==> flow/design.v <==
module bcd_counter(
    input clk,  
    input rstn,  
    input i_toggle,  
    output [3:0] data_out  
    );
    reg [3:0] state;
    assign data_out = state;
    always @(posedge clk or negedge rstn) begin
        if (!rstn) begin
            state <= 4'b0000;
        end
        else begin
            if (!i_toggle) begin
                if (state < 9) begin
                    state <= state + 4'b1;
                end 
                else begin
                    state <= 4'b0000;
                end
            end
        end
    end
endmodule
module bin2seg (
    input [3:0] bin_data,  
    output [7:0] seg_out  
    );
    reg [7:0] seg_out;
    always @(bin_data) begin
        case (bin_data)
            4'b0000 : seg_out = 8'b00000001;
            4'b0001 : seg_out = 8'b11001111;
            4'b0010 : seg_out = 8'b10010010;
            4'b0011 : seg_out = 8'b10000110;
            4'b0100 : seg_out = 8'b11001100;
            4'b0101 : seg_out = 8'b10100100;
            4'b0110 : seg_out = 8'b10100000;
            4'b0111 : seg_out = 8'b10001111;
            4'b1000 : seg_out = 8'b10000000;
            4'b1001 : seg_out = 8'b10000100;
            default : seg_out = 8'b11111111; 
        endcase
    end
endmodule
module top(
    input clk, 
    input rstn, 
    input sw_n, 
    output [7:0] segout 
    );
    wire [3:0] bin_data; 
    bcd_counter bcd_counter(        
    .clk(clk),
    .rstn(rstn),
    .i_toggle(sw_n),
    .data_out(bin_data)
    ); 
    bin2seg bin2seg(
    .bin_data(bin_data),
    .seg_out(segout)
    );
endmodule
# Step by step through the tools: top
# Tool output for the design above, in the order of the flow.
# Lines are those of the file above, counted from 1.
# Operators carry their Yosys type and port widths (W data, S select, Z words).
# A cell with - has no value.
[design]
design = "top"
clk_port = "clk"
lib = "sky130hd"
pvt_corner = "tt_025C_1v80"

# Word-level counts
# Yosys after proc, flatten, opt, wreduce and memory -nomap, before mapping. Enables and synchronous resets that opt folds into registers are not counted as muxes. Memory bits, and registers merged into a memory's read port (data or address), are not among the register bits. Print and check cells are not counted. Equal cells are merged and count once.
# Yosys's memory passes give these memory sizes; they may raise the number of words (mostly to a power of two), join words into wider ones and drop unused or constant bits.
[op_classes]
add_sub_neg = 1
compare = 1
mux = 1
[op_table]
columns = ["operator", "count"]
rows = [
  ["$add A4 B1 Y4 const B", 1],
  ["$lt A4 B4 Y1 const B", 1],
  ["$mux W4", 1],
]
[bits]
register_bits = 4
romBits = 128
memories = 1
inputBits = 3
output_inout_bits = 8
wordCells = 5
[memory_table]
columns = ["memory", "size", "width", "rd", "write_ports", "line_no", "source"]
rows = [
  ["(name not given)", 16, 8, 1, 0, 31, "case (bin_data)"],
]

# Depth
# Yosys ltp: most cells in a row. Word level: on the elaborated netlist, between registers, memories and ports. Mapped: between sequential cells and ports; inverters and the memories' decode and read muxes count.
[depth]
ltp_word = 2
abc_area = 0
depth_mapped = 5
depth_no_buf = 5

# Netlist
# Yosys stat after the flow's synthesis: flattened, memories mapped to cells. It holds for the ABC_AREA given above (unset counts as 0); a run with the other value may have another netlist.
[by_type]
columns = ["cell_type", "count"]
rows = [
  ["sky130_fd_sc_hd__dfrtp_1", 4],
  ["sky130_fd_sc_hd__ha_1", 5],
  ["sky130_fd_sc_hd__o21ai_0", 8],
  ["sky130_fd_sc_hd__o21ai_1", 5],
  ["sky130_fd_sc_hd__nand2_1", 5],
  ["sky130_fd_sc_hd__nor2_1", 5],
  ["sky130_fd_sc_hd__o41ai_2", 1],
  ["sky130_fd_sc_hd__nand2b_1", 2],
  ["sky130_fd_sc_hd__o211ai_2", 1],
  ["sky130_fd_sc_hd__buf_6", 1],
  ["sky130_fd_sc_hd__inv_1", 3],
  ["sky130_fd_sc_hd__a21oi_1", 2],
  ["sky130_fd_sc_hd__a21oi_2", 1],
  ["sky130_fd_sc_hd__nand2b_2", 1],
  ["sky130_fd_sc_hd__xor2_1", 1],
  ["sky130_fd_sc_hd__and2b_1", 1],
  ["sky130_fd_sc_hd__inv_2", 2],
  ["sky130_fd_sc_hd__a31oi_1", 1],
]
# Other cell types: 3; their cells: 3.
[synth_totals]
mapped_cells = 52
area_mm2 = 0.0004029
flip_flops = 4
n_buf = 2
# By module: a second synthesis without flattening, with its own total; a netlist apart from the flattened one above.
[hier_totals]
hier_cells = 55
area_unflattened_mm2 = 0.0004404
# Rows give one instance, submodules left out.
[by_module]
columns = ["module", "n_inst", "n_cells", "area_mm2"]
rows = [
  ["bcd_counter", 1, 21, 0.000224],
  ["bin2seg", 1, 34, 0.0002165],
  ["top", 1, 0, 0],
]

# Worst setup path after synthesis
# Path of least setup slack by OpenSTA after synthesis, without wires, with an ideal clock, recovery checks aside; 20% of the period is set as input and as output delay. Where synthesis merged equal registers, the netlist keeps one of their names.
[synth_timing]
path_kind = "register to output"
start = "register bcd_counter.state[0]"
end = "output port segout[2]"
clock_period_ns = 3.0
output_delay_ns = 0.600
t_arrival_ns = 1.154
slack_ns = 1.246
delay_ns = 1.154
path_stages = 6
period_less_setup_slack_ns = 1.754
# "delay_ns" = arrival - input delay + setup time.
# At an output port there is no setup time.
# "path_stages" counts driving pins, that of a launching flip-flop among them; a cell with two outputs on the path counts twice.
# "period_less_setup_slack_ns" = period - worst setup slack (recovery checks aside). The figure is calculated, with input and output delays left at 20% of the set period.
# The rows between start and end are the longest chain of elaborated cells between them; the timing report does not say that the signal goes this way. Where chains are equally long, one stands for them.
# Each line given opens the expression or statement behind the cell; cells for indexed reads and writes are added by Yosys, which also makes memories of some case tables.
# A memory read counts as a cell of the chain, while the word-level depth stops at memories.
# At most two assigning lines are given for a register; there are more.
[synth_via]
cell_sequence = "sky130_fd_sc_hd__dfrtp_1 sky130_fd_sc_hd__inv_1 sky130_fd_sc_hd__ha_1 sky130_fd_sc_hd__nand2_1 sky130_fd_sc_hd__o21ai_0 sky130_fd_sc_hd__o21ai_0"
elab_chain_cells = 1
[synth_rtl]
columns = ["element", "line_no", "source"]
rows = [
  ["start, declared", 7, "reg [3:0] state;"],
  ["start, assigned", 11, "state <= 4'b0000;"],
  ["start, assigned", 16, "state <= state + 4'b1;"],
  ["$mem_v2 Z16 W8", 31, "case (bin_data)"],
  ["end, declared", 50, "output [7:0] segout"],
]

Ticket comment

Settings of 2 stored flow runs for module top (sky130hd), not sorted in any way. The constraints put input and output delay at 20% of the set period each and load the outputs with 0.01 pF.

# entry A
==> flow/run.sh <==
#!/bin/bash
# the make line also repeats the synthesis and layout settings of config.mk as NAME=value (left out here)
make -C /OpenROAD-flow-scripts/flow DESIGN_CONFIG=/design/flow/config.mk WORK_HOME=/design/flow/orfs CLKGATE_MAP_FILE= finish
==> flow/config.mk <==
export PLATFORM = sky130hd
export DESIGN_NAME = top
export DESIGN_NICKNAME = top
export VERILOG_FILES = /design/flow/design.v
export SDC_FILE = /design/flow/constraint.sdc
export NUM_CORES = 4
export LEC_CHECK = 0
export CAP_MARGIN = 20
export CORE_MARGIN = 2
export CORE_UTILIZATION = 56
export SLEW_MARGIN = 20
==> flow/constraint.sdc <==
create_clock -name core_clock -period 1.46 [get_ports {clk}]
set_input_delay 0.2920 -clock core_clock [delete_from_list [all_inputs] [get_ports {clk}]]
set_output_delay 0.2920 -clock core_clock [all_outputs]
set_load 0.01 [all_outputs]

==> entry A: results <==
outcome="not finished: floorplanning ended with error PDN-0185"

# entry B
==> flow/run.sh <==
#!/bin/bash
# the make line also repeats the synthesis and layout settings of config.mk as NAME=value (left out here)
make -C /OpenROAD-flow-scripts/flow DESIGN_CONFIG=/design/flow/config.mk WORK_HOME=/design/flow/orfs CLKGATE_MAP_FILE= finish
==> flow/config.mk <==
export PLATFORM = sky130hd
export DESIGN_NAME = top
export DESIGN_NICKNAME = top
export VERILOG_FILES = /design/flow/design.v
export SDC_FILE = /design/flow/constraint.sdc
export NUM_CORES = 4
export LEC_CHECK = 0
export CAP_MARGIN = 20
export CELL_PAD_IN_SITES_GLOBAL_PLACEMENT = 2
export CORE_MARGIN = 9
export CORE_UTILIZATION = 65
export CTS_CLUSTER_DIAMETER = 54
export CTS_CLUSTER_SIZE = 34
export HOLD_SLACK_MARGIN = 0.14
export MAX_ROUTING_LAYER = met5
export PLACE_DENSITY_LB_ADDON = 0.14
export SETUP_SLACK_MARGIN = 0.18
export SLEW_MARGIN = 10
==> flow/constraint.sdc <==
create_clock -name core_clock -period 1.08 [get_ports {clk}]
set_input_delay 0.2160 -clock core_clock [delete_from_list [all_inputs] [get_ports {clk}]]
set_output_delay 0.2160 -clock core_clock [all_outputs]
set_load 0.01 [all_outputs]

==> entry B: results <==
outcome="not finished: floorplanning ended with error PDN-0185"
